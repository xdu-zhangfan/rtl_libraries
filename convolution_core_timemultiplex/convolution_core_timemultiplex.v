==> flow/design.v <==
module convolution_core_timemultiplex #(
    parameter CONV_CORE_DEPTH = 32,
    parameter DATA_BITWIDTH = 16,
    parameter OUTPUT_SHIFT_BITS = 4
) (
    input clk,
    input rstn,
    input                     data_in_enable,
    input [DATA_BITWIDTH-1:0] data_in,
    output                         data_pp_out_enable,
    output     [DATA_BITWIDTH-1:0] data_pp_out,
    output reg                     data_res_out_enable,
    output reg [DATA_BITWIDTH-1:0] data_res_out,
    input             p_sel,
    input      [ 3:0] p_strb,
    input      [31:0] p_addr,
    input      [31:0] p_wdata,
    input             p_ce,
    input             p_we,
    output reg        p_rdy,
    output reg [31:0] p_rdata
);
  localparam CONF_BUF_LENGTH = CONV_CORE_DEPTH;
  localparam STATE_BUF_LENGTH = 8;
  reg  [31:0] conf_buf    [ 0:CONF_BUF_LENGTH - 1];
  wire [31:0] state_buf   [0:STATE_BUF_LENGTH - 1];
  reg  [31:0] conf_buf_ci;
  reg  [ 7:0] apb_state;
  localparam APB_RESET = 8'h00;
  localparam APB_IDEL = 8'h01;
  localparam APB_WRITE = 8'h02;
  localparam APB_READ = 8'h03;
  always @(posedge clk) begin
    if (!rstn) begin
      conf_buf_ci <= 32'h0;
      p_rdy       <= 1'b0;
      p_rdata     <= 32'h0;
      apb_state   <= APB_RESET;
    end else begin
      case (apb_state)
        APB_RESET: begin
          conf_buf[conf_buf_ci] <= 32'h0;
          if (conf_buf_ci < CONF_BUF_LENGTH - 1) begin
            conf_buf_ci <= conf_buf_ci + 1;
            apb_state   <= APB_RESET;
          end else begin
            conf_buf_ci <= 32'h0;
            apb_state   <= APB_IDEL;
          end
          p_rdy   <= 1'b0;
          p_rdata <= 32'h0;
        end
        APB_IDEL: begin
          conf_buf_ci <= 32'h0;
          p_rdy       <= 1'b0;
          p_rdata     <= 32'h0;
          if (p_sel) begin
            if (p_we) begin
              apb_state <= APB_WRITE;
            end else begin
              apb_state <= APB_READ;
            end
          end else begin
            apb_state <= APB_IDEL;
          end
        end
        APB_WRITE: begin
          conf_buf_ci <= 32'h0;
          if (p_ce) begin
            p_rdy            <= 1'b1;
            conf_buf[p_addr] <= p_wdata;
            apb_state        <= APB_IDEL;
          end else begin
            p_rdy <= 1'b0;
            if (p_addr < CONF_BUF_LENGTH) begin
              conf_buf[p_addr] <= conf_buf[p_addr];
            end
            apb_state <= APB_WRITE;
          end
          p_rdata <= 32'h0;
        end
        APB_READ: begin
          conf_buf_ci <= 32'h0;
          if (p_ce) begin
            p_rdy     <= 1'b1;
            p_rdata   <= (p_addr < CONF_BUF_LENGTH) ? conf_buf[p_addr] : state_buf[p_addr];
            apb_state <= APB_IDEL;
          end else begin
            p_rdy     <= 1'b0;
            p_rdata   <= 32'h0;
            apb_state <= APB_READ;
          end
        end
        default: begin
          conf_buf_ci <= 32'h0;
          p_rdy       <= 1'b0;
          p_rdata     <= 32'h0;
          apb_state   <= APB_RESET;
        end
      endcase
    end
  end
  genvar gen_i;
  genvar gen_j;
  genvar gen_k;
  reg [DATA_BITWIDTH-1:0] conv_pipeline[0:CONV_CORE_DEPTH - 1];
  generate
    for (gen_i = 1; gen_i < CONV_CORE_DEPTH; gen_i = gen_i + 1) begin : g_conv_pipeline
      always @(posedge clk) begin
        if (!rstn) begin
          conv_pipeline[gen_i] <= {DATA_BITWIDTH{1'b0}};
        end else begin
          if (data_in_enable) begin
            conv_pipeline[gen_i] <= conv_pipeline[gen_i-1];
          end else begin
            conv_pipeline[gen_i] <= conv_pipeline[gen_i];
          end
        end
      end
    end
  endgenerate
  always @(posedge clk) begin
    if (!rstn) begin
      conv_pipeline[0] <= {DATA_BITWIDTH{1'b0}};
    end else begin
      if (data_in_enable) begin
        conv_pipeline[0] <= data_in;
      end else begin
        conv_pipeline[0] <= conv_pipeline[0];
      end
    end
  end
  assign data_pp_out = conv_pipeline[CONV_CORE_DEPTH-1];
  reg [CONV_CORE_DEPTH - 1:0] data_pp_out_enable_buf;
  generate
    for (gen_i = 1; gen_i < CONV_CORE_DEPTH; gen_i = gen_i + 1) begin : g_data_pp_out_enable_buf
      always @(posedge clk) begin
        if (!rstn) begin
          data_pp_out_enable_buf[gen_i] <= 1'b0;
        end else begin
          data_pp_out_enable_buf[gen_i] <= data_pp_out_enable_buf[gen_i-1];
        end
      end
    end
  endgenerate
  always @(posedge clk) begin
    if (!rstn) begin
      data_pp_out_enable_buf[0] <= 1'b0;
    end else begin
      data_pp_out_enable_buf[0] <= data_in_enable;
    end
  end
  assign data_pp_out_enable = data_pp_out_enable_buf[CONV_CORE_DEPTH-1];
  reg [$clog2(CONV_CORE_DEPTH)-1:0] mul_op_index;
  always @(posedge clk) begin
    if (!rstn) begin
      mul_op_index <= {$clog2(CONV_CORE_DEPTH) {1'b0}};
    end else begin
      if (data_in_enable) begin
        mul_op_index <= {$clog2(CONV_CORE_DEPTH) {1'b0}};
      end else begin
        if (mul_op_index != {$clog2(CONV_CORE_DEPTH) {1'b1}}) begin
          mul_op_index <= mul_op_index + 1;
        end else begin
          mul_op_index <= mul_op_index;
        end
      end
    end
  end
  wire [               31:0] conv_arg = conf_buf[mul_op_index];
  wire [2*DATA_BITWIDTH-1:0] mul_res;
  multiplier_unsigned #(
      .BITWIDTH_INPUT(DATA_BITWIDTH)
  ) multiplier_unsigned_inst (
      .clk (clk),
      .rstn(rstn),
      .a(conv_pipeline[mul_op_index]),
      .b(conv_arg[DATA_BITWIDTH-1:0]),
      .q(mul_res)
  );
  reg [31:0] delay_cnt;
  always @(posedge clk) begin
    if (!rstn) begin
      delay_cnt <= {32{1'b0}};
    end else begin
      if (data_in_enable) begin
        delay_cnt <= {32{1'b0}};
      end else begin
        if (delay_cnt < $clog2(DATA_BITWIDTH) * 2 - 1) begin
          delay_cnt <= delay_cnt + 1;
        end else begin
          delay_cnt <= delay_cnt;
        end
      end
    end
  end
  reg [$clog2(CONV_CORE_DEPTH)-1:0] adder_cnt;
  reg [        2*DATA_BITWIDTH-1:0] adder_bufs_0;
  always @(posedge clk) begin
    if (!rstn) begin
      adder_cnt    <= {$clog2(CONV_CORE_DEPTH) {1'b0}};
      adder_bufs_0 <= {(2 * DATA_BITWIDTH) {1'b0}};
    end else begin
      if (delay_cnt < $clog2(DATA_BITWIDTH) * 2 - 1) begin
        adder_cnt    <= {$clog2(CONV_CORE_DEPTH) {1'b0}};
        adder_bufs_0 <= {(2 * DATA_BITWIDTH) {1'b0}};
      end else begin
        if (adder_cnt != CONV_CORE_DEPTH - 1) begin
          adder_cnt    <= adder_cnt + 1;
          adder_bufs_0 <= adder_bufs_0 + mul_res;
        end else begin
          adder_cnt    <= adder_cnt;
          adder_bufs_0 <= adder_bufs_0;
        end
      end
    end
  end
  reg [$clog2(CONV_CORE_DEPTH)-1:0] adder_cnt_buf[0:1];
  always @(posedge clk) begin
    if (!rstn) begin
      adder_cnt_buf[0] <= 1'b0;
      adder_cnt_buf[1] <= 1'b0;
    end else begin
      adder_cnt_buf[0] <= adder_cnt;
      adder_cnt_buf[1] <= adder_cnt_buf[0];
    end
  end
  wire [2*DATA_BITWIDTH-1:0] adder_bufs_1 = adder_bufs_0 + mul_res;
  always @(posedge clk) begin
    if (!rstn) begin
      data_res_out_enable <= 1'b0;
      data_res_out        <= {DATA_BITWIDTH{1'b0}};
    end else begin
      if ((adder_cnt_buf[0] == CONV_CORE_DEPTH - 1) && (adder_cnt_buf[1] != CONV_CORE_DEPTH - 1)) begin
        data_res_out_enable <= 1'b1;
        data_res_out        <= adder_bufs_1[DATA_BITWIDTH-1+OUTPUT_SHIFT_BITS:OUTPUT_SHIFT_BITS];
      end else begin
        data_res_out_enable <= 1'b0;
        data_res_out        <= {DATA_BITWIDTH{1'b0}};
      end
    end
  end
endmodule   
module multiplier_unsigned #(
    parameter BITWIDTH_INPUT = 4
) (
    input clk,
    input rstn,
    input  [      BITWIDTH_INPUT - 1:0] a,
    input  [      BITWIDTH_INPUT - 1:0] b,
    output [(BITWIDTH_INPUT * 2) - 1:0] q
);
  generate
    if (BITWIDTH_INPUT > 2) begin : g_normal_mul
      reg [(BITWIDTH_INPUT * 2) - 1:0] q_buf;
      assign q = q_buf;
      wire [(BITWIDTH_INPUT / 2) - 1:0] a_h;
      wire [(BITWIDTH_INPUT / 2) - 1:0] a_l;
      wire [(BITWIDTH_INPUT / 2) - 1:0] b_h;
      wire [(BITWIDTH_INPUT / 2) - 1:0] b_l;
      assign a_h = a[BITWIDTH_INPUT-1:(BITWIDTH_INPUT/2)];
      assign a_l = a[(BITWIDTH_INPUT/2)-1:0];
      assign b_h = b[BITWIDTH_INPUT-1:(BITWIDTH_INPUT/2)];
      assign b_l = b[(BITWIDTH_INPUT/2)-1:0];
      wire [BITWIDTH_INPUT-1:0] q_bl_hh;
      multiplier_unsigned #(
          .BITWIDTH_INPUT(BITWIDTH_INPUT / 2)
      ) multiplier_unsigned_hh_inst (
          .clk (clk),
          .rstn(rstn),
          .a(a_h),
          .b(b_h),
          .q(q_bl_hh)
      );
      wire [BITWIDTH_INPUT-1:0] q_bl_hl;
      multiplier_unsigned #(
          .BITWIDTH_INPUT(BITWIDTH_INPUT / 2)
      ) multiplier_unsigned_hl_inst (
          .clk (clk),
          .rstn(rstn),
          .a(a_h),
          .b(b_l),
          .q(q_bl_hl)
      );
      wire [BITWIDTH_INPUT-1:0] q_bl_lh;
      multiplier_unsigned #(
          .BITWIDTH_INPUT(BITWIDTH_INPUT / 2)
      ) multiplier_unsigned_lh_inst (
          .clk (clk),
          .rstn(rstn),
          .a(a_l),
          .b(b_h),
          .q(q_bl_lh)
      );
      wire [BITWIDTH_INPUT-1:0] q_bl_ll;
      multiplier_unsigned #(
          .BITWIDTH_INPUT(BITWIDTH_INPUT / 2)
      ) multiplier_unsigned_ll_inst (
          .clk (clk),
          .rstn(rstn),
          .a(a_l),
          .b(b_l),
          .q(q_bl_ll)
      );
      reg [(BITWIDTH_INPUT * 2) - 1:0] q_buf_0;
      always @(posedge clk) begin
        if (!rstn) begin
          q_buf_0 <= {(2 * BITWIDTH_INPUT) {1'b0}};
        end else begin
          q_buf_0 <= {q_bl_hh, {(BITWIDTH_INPUT) {1'b0}}} + {q_bl_hl, {(BITWIDTH_INPUT / 2) {1'b0}}};
        end
      end
      reg [(BITWIDTH_INPUT * 2) - 1:0] q_buf_1;
      always @(posedge clk) begin
        if (!rstn) begin
          q_buf_1 <= {(2 * BITWIDTH_INPUT) {1'b0}};
        end else begin
          q_buf_1 <= {q_bl_lh, {(BITWIDTH_INPUT / 2) {1'b0}}} + q_bl_ll;
        end
      end
      always @(posedge clk) begin
        if (!rstn) begin
          q_buf <= {(2 * BITWIDTH_INPUT) {1'b0}};
        end else begin
          q_buf <= q_buf_0 + q_buf_1;
        end
      end
    end else begin : g_b2_mul
      multiplier_unsigned_b2 multiplier_unsigned_b2_inst (
          .clk (clk),
          .rstn(rstn),
          .a(a),
          .b(b),
          .q(q)
      );
    end
  endgenerate
endmodule
module multiplier_unsigned_b2 (
    input clk,
    input rstn,
    input      [1:0] a,
    input      [1:0] b,
    output reg [3:0] q
);
  wire [4:0] res_rom[0:15];
  assign res_rom[4'b0000] = 4'b0000;
  assign res_rom[4'b0001] = 4'b0000;
  assign res_rom[4'b0010] = 4'b0000;
  assign res_rom[4'b0011] = 4'b0000;
  assign res_rom[4'b0100] = 4'b0000;
  assign res_rom[4'b0101] = 4'b0001;
  assign res_rom[4'b0110] = 4'b0010;
  assign res_rom[4'b0111] = 4'b0011;
  assign res_rom[4'b1000] = 4'b0000;
  assign res_rom[4'b1001] = 4'b0010;
  assign res_rom[4'b1010] = 4'b0100;
  assign res_rom[4'b1011] = 4'b0110;
  assign res_rom[4'b1100] = 4'b0000;
  assign res_rom[4'b1101] = 4'b0011;
  assign res_rom[4'b1110] = 4'b0110;
  assign res_rom[4'b1111] = 4'b1001;
  always @(posedge clk) begin
    if (!rstn) begin
      q <= 4'b0;
    end else begin
      q <= res_rom[{a, b}];
    end
  end
endmodule
# Reports on convolution_core_timemultiplex
# What the tools print for convolution_core_timemultiplex, step after step.
# Line numbers count from 1 in the design file above.
# Operators: Yosys type, input widths -> output width; for muxes data width and select width s.
# Library cell names are shortened.
# A cell with - has no value.
# design
design	convolution_core_timemultiplex
clk_port	clk
lib	sky130hd
lib_corner	tt_025C_1v80

# Word level
# Counts by Yosys on the flattened word-level netlist (proc, flatten, opt, wreduce). Print and check cells are left out. Cells with the same type and inputs are merged into one.
# Yosys's memory passes give these memory sizes; they may raise the number of words (mostly to a power of two), join words into wider ones and drop unused or constant bits.
# word_totals
output_inout_bits	67
romBits	0
regBits	1646
n_memories	1
latchBits	0
ramBits	1024
clocked_rd_ports_x_width	32
# classes
reduce_logical	332
addsub	68
eq_ne	1005
bitwise	2
mux	98
n_cmp	3
shift	0
div_mod_pow	0
mul	0
# memory_table
memory	words	width	read_ports	write_ports	line_no	source
conf_buf	32	32	2	1	25	reg  [31:0] conf_buf    [ 0:CONF_BUF_LENGTH - 1];
# op_table
op	count
$eq 4x4->1 const B	512
$pmux 4 s7	64
$eq 4x3->1 const B	256
$eq 4x2->1 const B	128
$pmux 16 s32	1
$reduce_or 7->1	64
$reduce_or 2->1	195
$mux 32	10
$eq 4x1->1 const B	64
$logic_not 4->1	64
$pmux 32 s8	1
$add 8x6->8	16
$add 8x8->8	16
$add 6x4->7	16
$eq 5x5->1 const B	17
$add 16x12->16	4
$add 16x16->16	4
$add 32x1->32 const B	2
$add 32x32->32	2
$add 12x8->13	4
$eq 5x4->1 const B	8
$add 32x24->32	1
$lt 32x3->1 const B	1
$lt 32x5->1 const B	1
$lt 32x6->1 const B	1
$reduce_or 32->1	1
$pmux 8 s4	1
$add 24x16->25	1
# Other operator kinds: 21; their cells: 53.

# Depth
# Yosys ltp: most cells in a row. Word level: on the elaborated netlist, between registers, memories and ports. Mapped: between sequential cells and ports; inverters and the memories' decode and read muxes count.
# logic_depth
ltp_word	8
abc_area	0
mapped_depth	17

# Netlist
# Source: synth_stat.txt of the flow (Yosys; design flattened, memories mapped). It holds for the ABC_AREA given above (unset counts as 0); a run with the other value may have another netlist.
# Totals and module areas in this step are rounded.
# synth_totals
ff_cells	2320
stdcells	7057
area_mm2	0.0961
# types
cell	count	area_total_um2
edfxtp_1	1024	3.07E+04
dfxtp_1	1296	2.59E+04
mux4_2	409	9.21E+03
mux2i_1	640	6.41E+03
nor2b_1	625	3910
and2_1	457	2.86E+03
ha_1	193	2.41E+03
xnor2_1	143	1.25E+03
nand2_1	297	1.11E+03
a22oi_1	130	975.936
clkbuf_1	254	953.414
nor2_1	252	945.907
fa_1	43	860.826
a21oi_1	149	745.715
xor2_1	84	735.706
inv_1	179	671.894
a21o_1	79	593.069
o21ai_0	77	385.37
# Other cell types: 78; their cells: 726.
# By module: a second synthesis without flattening, with its own total; a netlist apart from the flattened one above.
# unflattened
cells_unflattened	8108
area_unflattened_mm2	0.108
# Rows give one instance, submodules left out.
# modules
mod	instances	area_mm2	cells
convolution_core_timemultiplex	1	0.0727	4699
multiplier_unsigned #(BITWIDTH_INPUT=4)	16	0.000938	87
multiplier_unsigned_b2	64	0.000128	13
multiplier_unsigned #(BITWIDTH_INPUT=8)	4	0.00193	192
multiplier_unsigned #(BITWIDTH_INPUT=16)	1	0.00402	417
multiplier_unsigned #(BITWIDTH_INPUT=2)	64	0	0

# Timing after synthesis
# Source: OpenSTA report_checks on the synthesized netlist (no wires, ideal clock, input and output delay 20% of the period each), path of least setup slack; recovery checks are left aside. Register names are those of the netlist, which keeps one name where synthesis merged equal registers.
# synth_timing
path_kind	input -> register
start	in p_addr[7]
end	mem conf_buf[29][0]
path_buffers	2
required_time_ns	5.429
setup_ns	0.421
slack_ns	1.198
path_delay_ns	3.482
in_delay_ns	1.170
arrival_time_ns	4.231
clock_period_ns	5.85
stages	10
period_less_setup_slack_ns	4.652
# "path_delay_ns" is the arrival time less input delay plus setup time.
# "stages" counts driving pins, that of a launching flip-flop among them; a cell with two outputs on the path counts twice.
# "period_less_setup_slack_ns" = period - worst setup slack (recovery checks aside). The figure is calculated, with input and output delays left at 20% of the set period.
# Between the ends stands the longest chain of elaborated cells between them, by number of cells; it is not shown to be the way that was timed. Of several equally long chains one is given.
# Each line given opens the expression or statement behind the cell; cells for indexed reads and writes are added by Yosys, which also makes memories of some case tables.
# The path ends at the enable pin of a flip-flop; only ways to that pin are counted.
# synth_via
path_cell_list	nor4_1 -> nand4_1 -> or3_1 -> clkbuf_1 -> nand2_1 -> clkbuf_1 -> nand3_1 -> o21ai_0 -> nand2_1 -> nor2_1
elab_chain_cells	8
cone_cells	9
# synth_rtl
element	line_no	source
start, declared	16	input      [31:0] p_addr,
$lt 32x6->1	75	if (p_addr < CONF_BUF_LENGTH) begin
$mux 1	75
$mux 1	69	if (p_ce) begin
$mux 1	40	case (apb_state)
$mux 1	34	if (!rstn) begin
$or 1x1->1	-
$reduce_or 32->1	-
$mux 5	-
end, declared	25	reg  [31:0] conf_buf    [ 0:CONF_BUF_LENGTH - 1];

# Path in the finished layout
# From the final timing report of flow run 1: the path of least setup slack in the routed layout; clock arrival at registers is part of the times.
# layout_timing
path_kind	register -> register
start	reg mul_op_index[0]
end	reg multiplier_unsigned_inst.g_normal_mul.multiplier_unsigned_hh_inst.g_normal_mul.multiplier_unsigned_ll_inst.g_normal_mul.multiplier_unsigned_lh_inst.g_b2_mul.multiplier_unsigned_b2_inst.q[1]
clock_period_ns	4.59
required_time_ns	5.35
slack_ns	0.77
arrival_time_ns	4.58
stages	15
setup_ns	0.10
path_buffers	3
# Between the ends stands the longest chain of elaborated cells between them, by number of cells; it is not shown to be the way that was timed. Of several equally long chains one is given.
# At most two assigning lines are given for a register; there are more.
# layout_via
path_cell_list	dfxtp_1 -> inv_1 -> ha_1 -> buf_4 -> nor4bb_4 -> buf_4 -> a22o_1 -> a221oi_1 -> o2111ai_1 -> nor3_1 -> a21oi_2 -> buf_12 -> nand2_1 -> xor2_1 -> and2_1
elab_chain_cells	5
cone_cells	54
# layout_rtl
element	line_no	source
start, declared	154	reg [$clog2(CONV_CORE_DEPTH)-1:0] mul_op_index;
start, assigned	157	mul_op_index <= {$clog2(CONV_CORE_DEPTH) {1'b0}};
start, assigned	160	mul_op_index <= {$clog2(CONV_CORE_DEPTH) {1'b0}};
$eq 5x5->1	177	.a(conv_pipeline[mul_op_index]),
$pmux 16 s32	177
$eq 4x4->1	367	q <= res_rom[{a, b}];
$reduce_or 2->1	-
$pmux 4 s7	367
end, assigned	365	q <= 4'b0;
end, assigned	367
end, declared	344	output reg [3:0] q

# Measured results for convolution_core_timemultiplex: 2 stored runs of the Yosys and OpenROAD flow on sky130hd. The settings differ; the order carries no meaning. The constraints put input and output delay at 20% of the set period each and load the outputs with 0.01 pF.
# "timing.achieved_period_ns" = clock period - worst setup slack. The figure is calculated, with input and output delays left at 20% of the set period.
# "worstPathTime_ns" is the time allowed to the run's worst setup path (the clock period less input and output delay, where it has them) less its slack. Clock arrival times count: a late capture clock shortens it, a late launch clock lengthens it.
# By "power_total_mw" is meant OpenSTA's value without simulated activity: inputs other than the clock are taken to toggle once in ten clock periods, and the tool carries that through the logic.
# The results are shown rounded.
# A setting shown as -- is not set for that run.
# A result given as -- is not shown for that run.
run name	period_ns	SETUP_SLACK_MARGIN	CAP_MARGIN	CORE_MARGIN	CORE_UTILIZATION	SLEW_MARGIN	PLACE_DENSITY_LB_ADDON	CELL_PAD_IN_SITES_GLOBAL_PLACEMENT	ABC_AREA	CTS_CLUSTER_DIAMETER	design_die_area_mm2	worstSetupSlack_ns	power_total_mw	timing.achieved_period_ns	finish.stdcell_area_mm2	synthArea_mm2	total_negative_slack_ns	fin_hold_ws_ns	worstPathTime_ns	critical_path_type
flow run 1	4.59	-0.18	20	2	40	20	--	--	--	--	0.244	0.774	43.7	3.816	0.112	0.0961	0.000	0.370	3.82	register -> register
flow run 2	3.16	-0.08	20	6	70	20	0.05	2	0	117	--	--	--	--	--	--	--	--	--	--
# Flow run 2: no results, placement failed with FLW-0024
